==> flow/design.v <==
`timescale 1ns / 1ps
module	 InputT32(input clk,
		 input [3:0] BTN,
		 input [4:0] Dctr,
		 output reg[31:0]Ai=32'h87654321,
		 output reg[31:0]Bi=32'h12345678,
		 output reg[2:0] state=100,
		 output reg[7:0] blink
		 );
reg [3:0] samp;
reg [1:0] get_01,get_23;
	assign push01 = BTN[0] | BTN[1];
	assign push23 = BTN[2] | BTN[3];
	always@(posedge clk)begin
		get_01 <= {get_01[0],push01};
		get_23 <= {get_23[0],push23};
	end
	always@(posedge clk)begin
		if (Dctr[4:2]<=2'b01 & get_01 ==2'b01)
			if(BTN[0]) state <= state+1; else state<=state-1;
		else state<=state;
	end
assign HexUP16 = 0;
	always
		if(Dctr[4:2]<3'b010)
			case({HexUP16,state[1:0]})
			3'b000:blink<=8'b00000001;
			3'b001:blink<=8'b00000010;
			3'b010:blink<=8'b00000100;
			3'b011:blink<=8'b00001000;
			3'b100:blink<=8'b00010000;
			3'b101:blink<=8'b00100000;
			3'b110:blink<=8'b01000000;
			3'b111:blink<=8'b10000000;
			endcase
	else blink<=4'b00000000;
always@(posedge clk)begin
	if(Dctr[4:2]==3'b000 && get_23 ==2'b01)begin
		case({HexUP16,state[1:0]})
			3'b000: if(BTN[2])Ai[3:0]<=Ai[3:0]+1;
				else	  Ai[3:0]<=Ai[3:0]-1;
			3'b001: if(BTN[2])Ai[7:4]<=Ai[7:4]+1;
				else	  Ai[7:4]<=Ai[7:4]-1;
			3'b010: if(BTN[2])Ai[11:8]<=Ai[11:8]+1;
				else	  Ai[11:8]<=Ai[11:8]-1;
			3'b011: if(BTN[2])Ai[15:12]<=Ai[15:12]+1;
				else	  Ai[15:12]<=Ai[15:12]-1;
			3'b100: if(BTN[2])Ai[19:16]<=Ai[19:16]+1;
				else	  Ai[19:16]<=Ai[19:16]-1;
			3'b101: if(BTN[2])Ai[23:20]<=Ai[23:20]+1;
				else	  Ai[23:20]<=Ai[23:20]-1;
			3'b110: if(BTN[2])Ai[27:24]<=Ai[27:24]+1;
				else	  Ai[27:24]<=Ai[27:24]-1;
			3'b111: if(BTN[2])Ai[31:28]<=Ai[31:28]+1;
				else	  Ai[31:28]<=Ai[31:28]-1;
		endcase
end
else if(Dctr[4:2]==4'b001 && get_23 ==2'b01)begin
		case({HexUP16,state[1:0]})
			3'b000: if(BTN[2])Bi[3:0]<=Bi[3:0]+1;
				else	  Bi[3:0]<=Bi[3:0]-1;
			3'b001: if(BTN[2])Bi[7:4]<=Bi[7:4]+1;
				else	  Bi[7:4]<=Bi[7:4]-1;
			3'b010: if(BTN[2])Bi[11:8]<=Bi[11:8]+1;
				else	  Bi[11:8]<=Bi[11:8]-1;
			3'b011: if(BTN[2])Bi[15:12]<=Bi[15:12]+1;
				else	  Bi[15:12]<=Bi[15:12]-1;
			3'b100: if(BTN[2])Bi[19:16]<=Bi[19:16]+1;
				else	  Bi[19:16]<=Bi[19:16]-1;
			3'b101: if(BTN[2])Bi[23:20]<=Bi[23:20]+1;
				else	  Bi[23:20]<=Bi[23:20]-1;
			3'b110: if(BTN[2])Bi[27:24]<=Bi[27:24]+1;
				else	  Bi[27:24]<=Bi[27:24]-1;
			3'b111: if(BTN[2])Bi[31:28]<=Bi[31:28]+1;
				else	  Bi[31:28]<=Bi[31:28]-1;
		endcase
	end
end
endmodule
==> Tool chain data of InputT32 <==
What the tools print for InputT32, step after step.
Lines are those of the file above, counted from 1.
Operators carry their Yosys type and port widths (W data, S select, Z words).
Cell names lack the library's common part.
{ "design": {"top": "InputT32", "clk_port": "clk", "lib": "sky130hd", "corner": "tt_025C_1v80"} }

==> Word level <==
Source: Yosys, flattened and elaborated, memories not mapped. Widths are those after wreduce. Registers that Yosys merges into a memory's read port (data or address) are not register bits. Print and check cells do not count. Equal cells are merged and count once.
Memory sizes are those after Yosys's memory passes, which may raise the word count (mostly to a power of two), join words into wider ones and drop unused or constant bits.
{ "classes": {"n_cmp": 2, "logic": 4, "n_mux": 10, "equal": 6, "n_addsub": 18, "reduce_and_logical": 12} }
{ "ops": {"columns": ["op", "n"], "rows": [
  ["$add A4 B1 Y4 const B", 8],
  ["$sub A4 B1 Y4 const B", 8],
  ["$mux W4", 8],
  ["$reduce_and A3 Y1", 4],
  ["$reduce_and A2 Y1", 4],
  ["$mux W8", 1],
  ["$eq A2 B1 Y1 const B", 3],
  ["$logic_not A3 Y1", 2],
  ["$eq A2 B2 Y1 const B", 2],
  ["$add A3 B1 Y3 const B", 1],
  ["$sub A3 B1 Y3 const B", 1],
  ["$le A3 B1 Y1 const B", 1],
  ["$eq A3 B1 Y1 const B", 1],
  ["$lt A3 B2 Y1 const B", 1],
  ["$mux W3", 1],
  ["$or A1 B1 Y1", 2],
  ["$logic_and A1 B1 Y1", 2],
  ["$and A1 B1 Y1", 1],
  ["$not A1 Y1", 1]
]} }
{ "bits": {"in_bits": 10, "regBits": 39, "n_memories": 1, "mem_bits_ro": 64} }
{ "memory_table": {"columns": ["memory", "size", "width", "rd", "wr", "line_no", "source"], "rows": [
  ["(name not given)", 8, 8, 1, 0, 26, "case({HexUP16,state[1:0]})"]
]} }

==> Depth <==
Longest topological path by Yosys (ltp), each cell counted once; first at word level (registers and memories cut), then after technology mapping (sequential cells cut; the memories' decode and read muxes count).
{ "depth": {"word_depth": 4, "ABC_AREA": 0, "ltp_mapped": 6, "ltp_nobuf": 5} }

==> Synthesis result <==
The flow's flattened synthesis, as Yosys stat reports it; memories are mapped. The netlist is that of the ABC_AREA named above (0 if unset); the other value can give another one.
Totals and module areas in this step are rounded.
{ "types": {"columns": ["type", "n", "area_total_um2"], "rows": [
  ["edfxtp_1", 35, 1.05E+03],
  ["buf_4", 37, 277.766],
  ["ha_1", 16, 200.192],
  ["fa_1", 9, 180.173],
  ["xnor2_1", 18, 157.651],
  ["dfxtp_1", 4, 80.077],
  ["xor2_1", 8, 70.067],
  ["a21o_1", 8, 60.058],
  ["a21oi_1", 8, 40.038],
  ["and3_1", 6, 37.536],
  ["inv_1", 10, 37.536],
  ["nor4_4", 1, 21.27],
  ["nor3_1", 3, 15.014],
  ["nor2b_1", 2, 12.512],
  ["or2_2", 2, 12.512],
  ["buf_6", 1, 11.261],
  ["and3b_1", 1, 8.758],
  ["nor4b_1", 1, 8.758]
]} }
Not listed: further types 6, cells in them 8.
{ "mapped": {"area_um2": 2320, "cells": 178, "ffs": 39} }

==> Path before layout <==
OpenSTA on the mapped netlist: ideal clock, no wires. The path of least setup slack (recovery checks aside). Input and output delay are each 20% of the period. Register names are those of the netlist, which keeps one name where synthesis merged equal registers.
{ "synth_path": {"path_type": "input port to flip-flop", "from": "input BTN[2]", "to": "register Ai[11]", "t_required_ps": 2221, "input_delay_ps": 496, "driving_pins": 6, "path_delay_ps": 1808, "tclk_ps": 2480, "setup_ps": 259, "path_slack_ps": 176, "t_arrival_ps": 2045, "period_less_setup_slack_ps": 2304} }
"path_delay_ps" = arrival - input delay + setup time.
"driving_pins" counts driving pins, that of a launching flip-flop among them; a cell with two outputs on the path counts twice.
"period_less_setup_slack_ps" = period - worst setup slack (recovery checks aside). The figure is calculated, with input and output delays left at 20% of the set period.
Between the ends stands the longest chain of elaborated cells between them, by number of cells; it is not shown to be the way that was timed. Of several equally long chains one is given.
Each line given opens the expression or statement behind the cell; cells for indexed reads and writes are added by Yosys, which also makes memories of some case tables.
{ "synth_via": {"cell_sequence": "buf_4 -> inv_1 -> ha_1 -> a21o_1 -> a21oi_1 -> xnor2_1", "elab_chain_cells": 1, "cells_between": 1, "cone_lines": 1, "classes_between": "mux: 1"} }
{ "synth_rtl": {"columns": ["element", "line_no", "source"], "rows": [
  ["start, declared", 3, "input [3:0] BTN,"],
  ["$mux W4", 44, "3'b010: if(BTN[2])Ai[11:8]<=Ai[11:8]+1;"],
  ["end, assigned", 44, null],
  ["end, assigned", 45, "else Ai[11:8]<=Ai[11:8]-1;"],
  ["end, declared", 5, "output reg[31:0]Ai=32'h87654321,"]
]} }

==> Path in the finished layout <==
From the final timing report of job 1: the path of least setup slack in the routed layout; clock arrival at registers is part of the times.
The report prints the path's times to 10 ps; the period is as set.
{ "layout_path": {"path_type": "input port to flip-flop", "from": "input BTN[2]", "to": "register Ai[3]", "driving_pins": 7, "path_slack_ps": 140, "tclk_ps": 2120, "input_delay_ps": 420, "t_required_ps": 2160, "t_arrival_ps": 2020, "setup_ps": 250} }
Between the ends stands the longest chain of elaborated cells between them, by number of cells; it is not shown to be the way that was timed. Of several equally long chains one is given.
{ "layout_via": {"cell_sequence": "clkdlybuf4s50_1 -> clkinvlp_4 -> buf_12 -> ha_1 -> a21o_1 -> a21oi_1 -> xnor2_1", "elab_chain_cells": 1, "cells_between": 1, "cone_lines": 1, "classes_between": "mux: 1"} }
{ "layout_rtl": {"columns": ["element", "line_no", "source"], "rows": [
  ["start, declared", 3, "input [3:0] BTN,"],
  ["$mux W4", 40, "3'b000: if(BTN[2])Ai[3:0]<=Ai[3:0]+1;"],
  ["end, assigned", 40, null],
  ["end, assigned", 41, "else Ai[3:0]<=Ai[3:0]-1;"],
  ["end, declared", 5, "output reg[31:0]Ai=32'h87654321,"]
]} }

Flow measurements of InputT32 on sky130hd: 2 stored runs with different settings, listed in no order. Input and output delays are each 20% of the period that was set; the output load is 0.01 pF.
"achieved clock period" means the clock period less the worst setup slack. The figure is calculated, with input and output delays left at 20% of the set period.
"time used up by the worst setup path": the worst setup path's part of the clock period (all of it between registers, 20% less for each end at a port) less its slack. A launch clock that arrives late makes it longer, a capture clock that arrives late makes it shorter.
By "total power of the final layout" is meant OpenSTA's value without simulated activity: inputs other than the clock are taken to toggle once in ten clock periods, and the tool carries that through the logic.
"time used up by the worst setup path" is given in steps of 10 ps.
Values from the reports are rounded here.

==> job 1: settings <==
{ "period_ns": 2.12, "CAP_MARGIN": 20, "CORE_MARGIN": 2, "CORE_UTILIZATION": 40, "SLEW_MARGIN": 20 }
==> job 1: results <==
chip area in the Yosys report: 2320 um2
die outline area: 6420 um2
standard-cell area after routing: 2890 um2
final design utilization: 52.1%
worst setup slack after layout: 137 ps
sum of negative setup slack: 0 ps
worst hold slack after layout: 345 ps
total power of the final layout: 1.48 mW
achieved clock period: 1983 ps
time used up by the worst setup path: 1560 ps
worst path kind: input port to flip-flop

==> job 2: settings <==
{ "period_ns": 3.93, "CORE_UTILIZATION": 37, "PLACE_DENSITY_LB_ADDON": 0.02, "CORE_MARGIN": 7, "CELL_PAD_IN_SITES_DETAIL_PLACEMENT": 2, "ABC_AREA": 1, "CTS_CLUSTER_DIAMETER": 147, "CAP_MARGIN": 15, "SLEW_MARGIN": 20 }
==> job 2: results <==
chip area in the Yosys report: 2460 um2
die outline area: 9140 um2
standard-cell area after routing: 2980 um2
final design utilization: 46.7%
worst setup slack after layout: 935 ps
sum of negative setup slack: 0 ps
worst hold slack after layout: 351 ps
total power of the final layout: 0.876 mW
achieved clock period: 2995 ps
time used up by the worst setup path: 1420 ps
worst path kind: input port to output port
