==> flow/design.v <==
`timescale 1ns / 1ps
module Anti_jitter(input wire clk, 
								 input wire RSTN,
								 input wire[15:0]SW, 
								 input wire [3:0]K_COL,
								 output [4:0] K_ROW,
								 output reg[3:0] button_out,
								 output reg[3:0] button_pulse,
								 output reg[15:0]SW_OK,
								 output reg 	  CR,
								 output reg 	  rst
								);
			reg[31:0] counter,rst_counter;
			reg[4:0] btn_temp;
			reg[15:0] sw_temp;
			reg pulse;
			wire[4:0] button={~RSTN,~K_COL[3:0]};
			assign K_ROW = {SW[15:11]};
			always @(posedge clk) begin
				btn_temp<=button;
				sw_temp<=SW;
			if(btn_temp != button || sw_temp!=SW)begin
					counter<=32'h00000000;
					rst_counter <=0;
					pulse<=0;
				end
			else if(counter<100000)
					counter<=counter+1;
				else begin
					button_out<=button[3:0];
					CR<=~RSTN;
					SW_OK<=SW;
					pulse<=1;
					if(!pulse)button_pulse<=button;
				else button_pulse<=0;
					if(button[4]&&rst_counter<200000000)
						rst_counter<=rst_counter+1;
					else rst<=~RSTN;
			end
		end
endmodule
Step by step through the tools: Anti_jitter

The steps from the RTL of Anti_jitter to its reports follow in flow order.
Lines are those of the file above, counted from 1.
Library cell names are shortened.
A cell with - has no value.

Design top: Anti_jitter
Clock input: clk
Cell library: sky130hd
Timing corner: tt_025C_1v80

Word level

Yosys after proc, flatten, opt, wreduce and memory -nomap, before mapping. Enables and synchronous resets that opt folds into registers are not counted as muxes. Memory bits, and registers merged into a memory's read port (data or address), are not among the register bits. Print and check cells are not counted. Equal cells are merged and count once.

Memory bits (read-only): 0
Memories kept: 0
Clocked read ports x word width: 0
Bits of input ports: 22
Bits in registers: 112
Cells after elaboration: 26
Bits in writable memories: 0
Latch bits: 0
Output and inout bits: 31

Reductions and logical operators: 5
$lt $le $gt $ge: 2
Mux-type cells: 0
Bitwise operators: 5
Multiply operators: 0
$add $sub $neg: 2
Shift operators: 0
Equal/unequal tests: 2
Div/mod/pow operators: 0

Operators with widths:

| operator                                                      | count |
| adder 32 x 1 -> 32 bit (second input constant)                | 2 |
| less-than comparator 32 x 17 -> 1 bit (second input constant) | 1 |
| less-than comparator 32 x 28 -> 1 bit (second input constant) | 1 |
| inequality test 16 bit                                        | 1 |
| inequality test 5 bit                                         | 1 |
| inverter 1 bit                                                | 4 |
| AND reduction 2 bit                                           | 2 |
| inverter 4 bit                                                | 1 |
| AND reduction 3 bit                                           | 1 |
| logical AND 1 bit                                             | 1 |
| logical OR 1 bit                                              | 1 |

Longest topological paths

Longest topological path by Yosys (ltp), each cell counted once; first at word level (registers and memories cut), then after technology mapping (sequential cells cut; the memories' decode and read muxes count).

Depth after elaboration: 5
ABC_AREA: 0
Mapped depth: 8

Mapped cells and area

Yosys stat after the flow's synthesis: flattened, memories mapped to cells. It holds for the ABC_AREA given above (unset counts as 0); a run with the other value may have another netlist.
The area totals of this step are shown rounded.

Sequential area: 2,500 µm²
Standard cells after synthesis: 422
Synthesis area: 4,300 µm²
Flip-flops: 112

Cells by type:

| cell type | count | area in all (µm²) |
| dfxtp_1   | 86    | 1.72E+03 |
| edfxtp_1  | 26    | 780.749 |
| nor2_1    | 62    | 232.723 |
| xor2_1    | 26    | 227.718 |
| xnor2_1   | 24    | 210.202 |
| nand3_1   | 26    | 130.125 |
| inv_1     | 30    | 112.608 |
| nand4_1   | 16    | 100.096 |
| a21oi_1   | 14    | 70.067 |
| nor3_2    | 7     | 70.067 |
| or3_1     | 10    | 62.56 |
| nor4_1    | 9     | 56.304 |
| nand2_1   | 14    | 52.55 |
| and3_1    | 8     | 50.048 |
| o21ai_0   | 10    | 50.048 |
| buf_4     | 5     | 37.536 |
| nor3_1    | 6     | 30.029 |
| clkbuf_1  | 7     | 26.275 |

Other cell types: 27; their cells: 36.

Path before layout

OpenSTA on the mapped netlist: ideal clock, no wires. The path of least setup slack (recovery checks aside). Input and output delay are each 20% of the period. Register names are those of the netlist, which keeps one name where synthesis merged equal registers.

Path kind: input to register
From: input SW[3]
To: register rst
Delay of the path: 2,378 ps
Clock period: 2,960 ps
Path slack: -10 ps
Library setup time: 302 ps
Arrival time: 2,668 ps
Input delay: 592 ps
Path buffers: 0
Driving pins on the path: 6
Synthesis period reached: 2,970 ps

"delay of the path" is the arrival time less input delay plus setup time.
"driving pins on the path": output pins that drive a net of the path, with the launching flip-flop's if there is one; two outputs of one cell count as two.
"synthesis period reached" is the clock period less the worst setup slack; recovery checks do not enter. This is arithmetic on one report: input and output delays are still those of the set period (20% each).
The rows between start and end are the longest chain of elaborated cells between them; the timing report does not say that the signal goes this way. Where chains are equally long, one stands for them.
Each line given opens the expression or statement behind the cell; cells for indexed reads and writes are added by Yosys, which also makes memories of some case tables.

Cell sequence: xnor2_1 nand4_1 nor4_1 nand4_1 nor2b_1 nor2b_1
Cells in the longest elaborated chain: 4

Ends and longest elaborated chain, after synthesis:

| item                   | line | source |
| start: declaration     | 4    | `input wire[15:0]SW,` |
| inequality test 16 bit | 22   | `if(btn_temp != button \|\| sw_temp!=SW)begin` |
| logical OR 1 bit       | 22   |  |
| inverter 1 bit         | -    |  |
| AND reduction 3 bit    | -    |  |
| end: assignment        | 38   | `else rst<=~RSTN;` |
| end: declaration       | 11   | `output reg rst` |

Path in the finished layout

From the final timing report of run 1: the path of least setup slack in the routed layout; clock arrival at registers is part of the times.
The report prints the path's times to 10 ps; the period is as set.

Path kind: input to register
From: input SW[13]
To: register rst
Arrival time: 3,010 ps
Library setup time: 280 ps
Clock period: 4,320 ps
Input delay: 860 ps
Driving pins on the path: 8
Path buffers: 2
Path slack: 1,360 ps

The rows between start and end are the longest chain of elaborated cells between them; the timing report does not say that the signal goes this way. Where chains are equally long, one stands for them.

Cell sequence: clkdlybuf4s50_1 xnor2_1 nand4_1 nor4_1 nand4_1 nor2b_2 buf_4 nor2b_1
Cells in the longest elaborated chain: 4

Ends and longest elaborated chain, after layout:

| item                   | line | source |
| start: declaration     | 4    | `input wire[15:0]SW,` |
| inequality test 16 bit | 22   | `if(btn_temp != button \|\| sw_temp!=SW)begin` |
| logical OR 1 bit       | 22   |  |
| inverter 1 bit         | -    |  |
| AND reduction 3 bit    | -    |  |
| end: assignment        | 38   | `else rst<=~RSTN;` |
| end: declaration       | 11   | `output reg rst` |

Module Anti_jitter, platform sky130hd: 2 stored runs of the flow (Yosys, OpenROAD) with differing settings, in no particular order. Input and output delays are each 20% of the period that was set; the output load is 0.01 pF.
By "period reached" is meant the clock period of the run minus its worst setup slack. This is arithmetic on one report: input and output delays are still those of the set period (20% each).
"critical path time" = time allowed to the worst setup path (clock period - input delay - output delay, where it has them) - its slack; a late launch clock adds to it, a late capture clock takes from it.
"total design power" is the tool's figure for a default switching activity; nothing was simulated.
"critical path time" is given in steps of 10 ps.
Results are given in rounded form.
Settings: . = not set for that run.

| setting or result                                       | run 1             | run 2           |
| period_ns                                               | 4.32              | 4.19            |
| CORE_UTILIZATION                                        | 37                | 17              |
| HOLD_SLACK_MARGIN                                       | -0.07             | .               |
| ABC_AREA                                                | 0                 | .               |
| CAP_MARGIN                                              | 30                | 20              |
| MAX_ROUTING_LAYER                                       | met4              | .               |
| CORE_MARGIN                                             | 2                 | 2               |
| SLEW_MARGIN                                             | 20                | 30              |
| SETUP_SLACK_MARGIN                                      | .                 | 1.06            |
| PLACE_DENSITY_LB_ADDON                                  | .                 | 0.18            |
| CORE_ASPECT_RATIO                                       | .                 | 1.49            |
| TNS_END_PERCENT                                         | .                 | 55              |
| CTS_CLUSTER_DIAMETER                                    | .                 | 284             |
| post-synthesis cell area (µm²)                          | 4,300             | 4,300           |
| area of the die (µm²)                                   | 13,000            | 27,000          |
| area of the standard cells in the finished layout (µm²) | 5,300             | 5,500           |
| post-layout utilization (%)                             | 46                | 22              |
| setup slack of the worst path (ps)                      | 1,400             | 1,400           |
| sum of negative setup slack (ps)                        | 0                 | 0               |
| worst-case hold slack (ps)                              | 420               | 430             |
| total design power (mW)                                 | 2.0               | 2.0             |
| period reached (ps)                                     | 2,959             | 2,831           |
| critical path time (ps)                                 | 2,090             | 1,150           |
| worst setup path type                                   | input to register | input to output |
